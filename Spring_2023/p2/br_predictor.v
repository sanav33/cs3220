==> flow/design.v <==
module BR_PREDICTOR(
  input wire clk,
  input wire reset,
  input wire [(32)-1:0] from_FE_to_predictor, 
  input wire [(1 + 8 + 8 + 2 + 4 + 59)-1:0] from_updater_to_predictor,
  output wire [(1 + 1 + 32 + 8 + 8 + 2 + 4)-1:0] from_predictor_to_FE
);
  wire [32-1:0] PC_BR;
  assign {
    PC_BR
  } = from_FE_to_predictor;
  reg [1:0] PHT[0:255];
  reg [7:0] BHR;
  reg [58:0] BTB[0:15];
  integer i;
  initial
    begin
      for (i = 0; i < 256; i++)
        PHT[i] = 2'b10;
      for (i = 0; i < 16; i++)
        BTB[i][32] = 1'b0;
    end
  wire [7:0] PHT_index;
  wire [58:0] BTB_entry;
  assign BTB_entry = BTB[PC_BR[5:2]];
  assign PHT_index = BHR;
  wire BTB_hit;
  assign BTB_hit = (BTB_entry[58:33] == PC_BR[32-1:6] && BTB_entry[32] == 1);
  wire [32-1:0] target_addr;
  assign target_addr = BTB_entry[32-1:0];
  wire taken;
  assign taken = PHT[PHT_index] >= 2 ? 1 : 0;     
  assign from_predictor_to_FE = {taken, BTB_hit, target_addr, BHR, PHT_index, PHT[PHT_index], PC_BR[3:0]}; 
  wire [7:0] updated_BHR;
  wire [7:0] PHT_index_updater;
  wire [1:0] PHT_entry_updater;
  wire [3:0] BTB_index_updater;
  wire [58:0] BTB_entry_updater;
  wire br_cond_predictor;
  wire is_branch;
  assign {
    is_branch,
    updated_BHR,
    PHT_index_updater,
    PHT_entry_updater,
    BTB_index_updater,
    BTB_entry_updater
  } = from_updater_to_predictor;
  always @(posedge clk) begin
    if (reset)
        BHR <= 8'b0;
    else if (is_branch)
        begin
        BHR <= updated_BHR;
        PHT[PHT_index_updater] <= PHT_entry_updater;
        BTB[BTB_index_updater] <= BTB_entry_updater;
        end
  end
  endmodule
From RTL to reports: BR_PREDICTOR
Tool output for the design above, in the order of the flow.
Line numbers count from 1 in the design file above.
Operators carry their Yosys type and port widths (W data, S select, Z words).
Library cell names are shortened.
{"block": "design", "top": "BR_PREDICTOR", "clock_port": "clk", "cell_library": "sky130hd", "pvt_corner": "tt_025C_1v80"}

After elaboration
Counts by Yosys on the flattened word-level netlist (proc, flatten, opt, wreduce; memories kept). Print and check cells are left out. Cells with the same type and inputs are merged into one.
Yosys's memory passes give these memory sizes; they may raise the number of words (mostly to a power of two), join words into wider ones and drop unused or constant bits.
{"block": "op_classes", "add_sub_neg": 0, "mul": 0, "n_div": 0, "n_cmp": 1, "eq_ne": 1, "shift": 0, "mux": 13, "bitwise": 0, "reduce_logical": 1}
{"block": "op_table", "operator": "$mux W59", "n": 2}
{"block": "op_table", "operator": "$mux W8", "n": 4}
{"block": "op_table", "operator": "$eq A26 B26 Y1", "n": 1}
{"block": "op_table", "operator": "$mux W4", "n": 2}
{"block": "op_table", "operator": "$mux W2", "n": 2}
{"block": "op_table", "operator": "$mux W1", "n": 3}
{"block": "op_table", "operator": "$ge A2 B2 Y1 const B", "n": 1}
{"block": "op_table", "operator": "$logic_and A1 B1 Y1", "n": 1}
{"block": "bits", "regBits": 8, "latchBits": 0, "ramBits": 1456, "romBits": 0, "clocked_rd_ports_x_width": 2, "memories": 2, "wordCells": 19}
{"block": "memory_table", "memory": "BTB", "words": 16, "width": 59, "rd": 1, "wr": 1, "line": 14, "rtl": "reg [58:0] BTB[0:15];"}
{"block": "memory_table", "memory": "PHT", "words": 256, "width": 2, "rd": 1, "wr": 1, "line": 12, "rtl": "reg [1:0] PHT[0:255];"}

Longest topological paths
Depth = most cells in a row (Yosys ltp): at word level without a register or memory, in the mapped netlist without a sequential cell, where the memories' decode and read muxes count.
{"block": "logic_depth", "word_depth": 2, "ABC_AREA": 0, "mapped_depth": 13, "depth_no_buf": 7}

After synthesis
Source: synth_stat.txt of the flow (Yosys; design flattened, memories mapped). It holds for the ABC_AREA given above (unset counts as 0); a run with the other value may have another netlist.
The area totals of this step are shown rounded.
{"block": "synth_totals", "cell_count": 2768, "yosys_area_mm2": 0.0581, "seq_area_mm2": 0.044, "ffs": 1472}
{"block": "by_type", "cell_type": "edfxtp_1", "n": 1456, "area_total_um2": 4.37E+04}
{"block": "by_type", "cell_type": "mux4_2", "n": 402, "area_total_um2": 9.05E+03}
{"block": "by_type", "cell_type": "nor2_1", "n": 306, "area_total_um2": 1.15E+03}
{"block": "by_type", "cell_type": "mux2i_1", "n": 91, "area_total_um2": 910.874}
{"block": "by_type", "cell_type": "dfxtp_1", "n": 16, "area_total_um2": 320.307}
{"block": "by_type", "cell_type": "clkbuf_1", "n": 78, "area_total_um2": 292.781}
{"block": "by_type", "cell_type": "mux2_2", "n": 24, "area_total_um2": 270.259}
{"block": "by_type", "cell_type": "buf_2", "n": 50, "area_total_um2": 250.24}
{"block": "by_type", "cell_type": "buf_4", "n": 28, "area_total_um2": 210.202}
{"block": "by_type", "cell_type": "nand2_1", "n": 41, "area_total_um2": 153.898}
{"block": "by_type", "cell_type": "nand3_1", "n": 25, "area_total_um2": 125.12}
{"block": "by_type", "cell_type": "nor2b_1", "n": 20, "area_total_um2": 125.12}
{"block": "by_type", "cell_type": "o221ai_1", "n": 13, "area_total_um2": 113.859}
{"block": "by_type", "cell_type": "xor2_1", "n": 11, "area_total_um2": 96.342}
{"block": "by_type", "cell_type": "xnor2_1", "n": 9, "area_total_um2": 78.826}
{"block": "by_type", "cell_type": "a22oi_1", "n": 10, "area_total_um2": 75.072}
{"block": "by_type", "cell_type": "nand4_1", "n": 12, "area_total_um2": 75.072}
{"block": "by_type", "cell_type": "nor3_1", "n": 15, "area_total_um2": 75.072}
Other cell types: 39; their cells: 161.

Path before layout
Source: OpenSTA report_checks on the synthesized netlist (no wires, ideal clock, input and output delay 20% of the period each), path of least setup slack; recovery checks are left aside. Register names are those of the netlist, which keeps one name where synthesis merged equal registers.
{"block": "synth_path", "path_type": "input port to flip-flop", "start": "in from_updater_to_predictor[81]", "end": "mem BTB[0][0]", "clock_period_ps": 9950, "in_delay_ps": 1990, "arrival_time_ps": 7190, "t_required_ps": 9401, "path_slack_ps": 2211, "delay_ps": 5749, "stages": 4, "n_path_buf": 1, "synth_period_reached_ps": 7739}
"delay_ps" = arrival - input delay + setup time.
"stages" counts driving pins, that of a launching flip-flop among them; a cell with two outputs on the path counts twice.
"synth_period_reached_ps" is the clock period less the worst setup slack; recovery checks do not enter. This is arithmetic on one report: input and output delays are still those of the set period (20% each).
The rows between start and end are the longest chain of elaborated cells between them; the timing report does not say that the signal goes this way. Where chains are equally long, one stands for them.
A line is the first line of the expression or statement that the cell stems from. Yosys adds cells for indexed reads and writes and turns some case tables into memories.
Only ways into the end's enable, where the timed path ends, are counted here.
{"block": "synth_between", "cell_sequence": "clkbuf_1 nor2b_1 or3b_2 nor3_1", "elab_chain_len": 2}
{"block": "synth_lines", "item": "start: declaration", "line": 5, "rtl": "input wire [(1 + 8 + 8 + 2 + 4 + 59)-1:0] from_updater_to_predictor,"}
{"block": "synth_lines", "item": "$mux W4", "line": 52, "rtl": "else if (is_branch)"}
{"block": "synth_lines", "item": "$mux W4", "line": 50, "rtl": "if (reset)"}
{"block": "synth_lines", "item": "end: declaration", "line": 14, "rtl": "reg [58:0] BTB[0:15];"}

Timing after layout
Path of least setup slack in the final report of job 1 (OpenROAD, finished layout, wires in). Where an end is a register, its clock arrival counts in the times.
The report prints the path's times to 10 ps; the period is as set.
{"block": "layout_path", "path_type": "input port to output port", "start": "in from_FE_to_predictor[3]", "end": "out from_predictor_to_FE[54]", "clock_period_ps": 5160, "in_delay_ps": 1030, "output_delay_ps": 1030, "arrival_time_ps": 4030, "t_required_ps": 4130, "path_slack_ps": 100, "stages": 12, "n_path_buf": 5}
The rows between start and end are the longest chain of elaborated cells between them; the timing report does not say that the signal goes this way. Where chains are equally long, one stands for them.
The chain passes a memory read, where the word-level depth is cut; so it can be longer than that depth.
{"block": "layout_between", "cell_sequence": "buf_8 buf_12 buf_4 mux4_2 mux2i_2 o22ai_1 a221oi_1 a2bb2oi_1 a2111o_1 nor4_4 buf_4 dlygate4sd2_1", "elab_chain_len": 3}
{"block": "layout_lines", "item": "start: declaration", "line": 4, "rtl": "input wire [(32)-1:0] from_FE_to_predictor,"}
{"block": "layout_lines", "item": "$mem_v2 Z16 W59", "line": 14, "rtl": "reg [58:0] BTB[0:15];"}
{"block": "layout_lines", "item": "$eq A26 B26 Y1", "line": 28, "rtl": "assign BTB_hit = (BTB_entry[58:33] == PC_BR[32-1:6] && BTB_entry[32] == 1);"}
{"block": "layout_lines", "item": "$logic_and A1 B1 Y1", "line": 28}
{"block": "layout_lines", "item": "end: declaration", "line": 6, "rtl": "output wire [(1 + 1 + 32 + 8 + 8 + 2 + 4)-1:0] from_predictor_to_FE"}

Add stored flow runs of BR_PREDICTOR

Flow measurements of BR_PREDICTOR on sky130hd: 2 stored runs with different settings, listed in no order. Input and output delays are each 20% of the period that was set; the output load is 0.01 pF.
"timing.achieved_period_ps" means the clock period less the worst setup slack. The figure is calculated, with input and output delays left at 20% of the set period.
"critical_path_time_ps" means the part of the period allowed to the worst setup path (the constraints hold back 20% at inputs and 20% at outputs) less its slack; where the path has registers, the arrival times of their clocks count too.
"totalPower_mw": no workload was simulated; the value follows from the tool's default switching activity.
"critical_path_time_ps" is known to 10 ps.
Measured values are rounded.

{"run": "job 1", "settings": { "period_ns": 5.16, "CAP_MARGIN": 20, "CORE_MARGIN": 2, "CORE_UTILIZATION": 40, "SLEW_MARGIN": 20 }, "results": { "timing.achieved_period_ps": 5057, "totalPower_mw": 25.4, "stdcell_area_mm2": 0.0682, "total_die_area_mm2": 0.148, "synthesis_area_mm2": 0.0581, "critical_path_time_ps": 2990, "worst_path_kind": "input port to output port", "finish.utilization_pct": 47.3, "final_setup_ws_ps": 103, "setupTns_ps": 0, "ws_hold_ps": 551 }}
{"run": "job 2", "settings": { "period_ns": 5.53, "CORE_UTILIZATION": 57, "PLACE_DENSITY_LB_ADDON": 0.09, "CELL_PAD_IN_SITES_DETAIL_PLACEMENT": 1, "GPL_ROUTABILITY_DRIVEN": 1, "CTS_CLUSTER_SIZE": 63, "SLEW_MARGIN": 30, "MAX_ROUTING_LAYER": "met4", "CAP_MARGIN": 20, "CORE_MARGIN": 2 }, "results": { "ws_hold_ps": 550, "total_die_area_mm2": 0.105, "totalPower_mw": 23.5, "timing.achieved_period_ps": 5415, "stdcell_area_mm2": 0.0669, "final_setup_ws_ps": 115, "setupTns_ps": 0, "synthesis_area_mm2": 0.0581, "finish.utilization_pct": 65.9, "critical_path_time_ps": 3200, "worst_path_kind": "input port to output port" }}
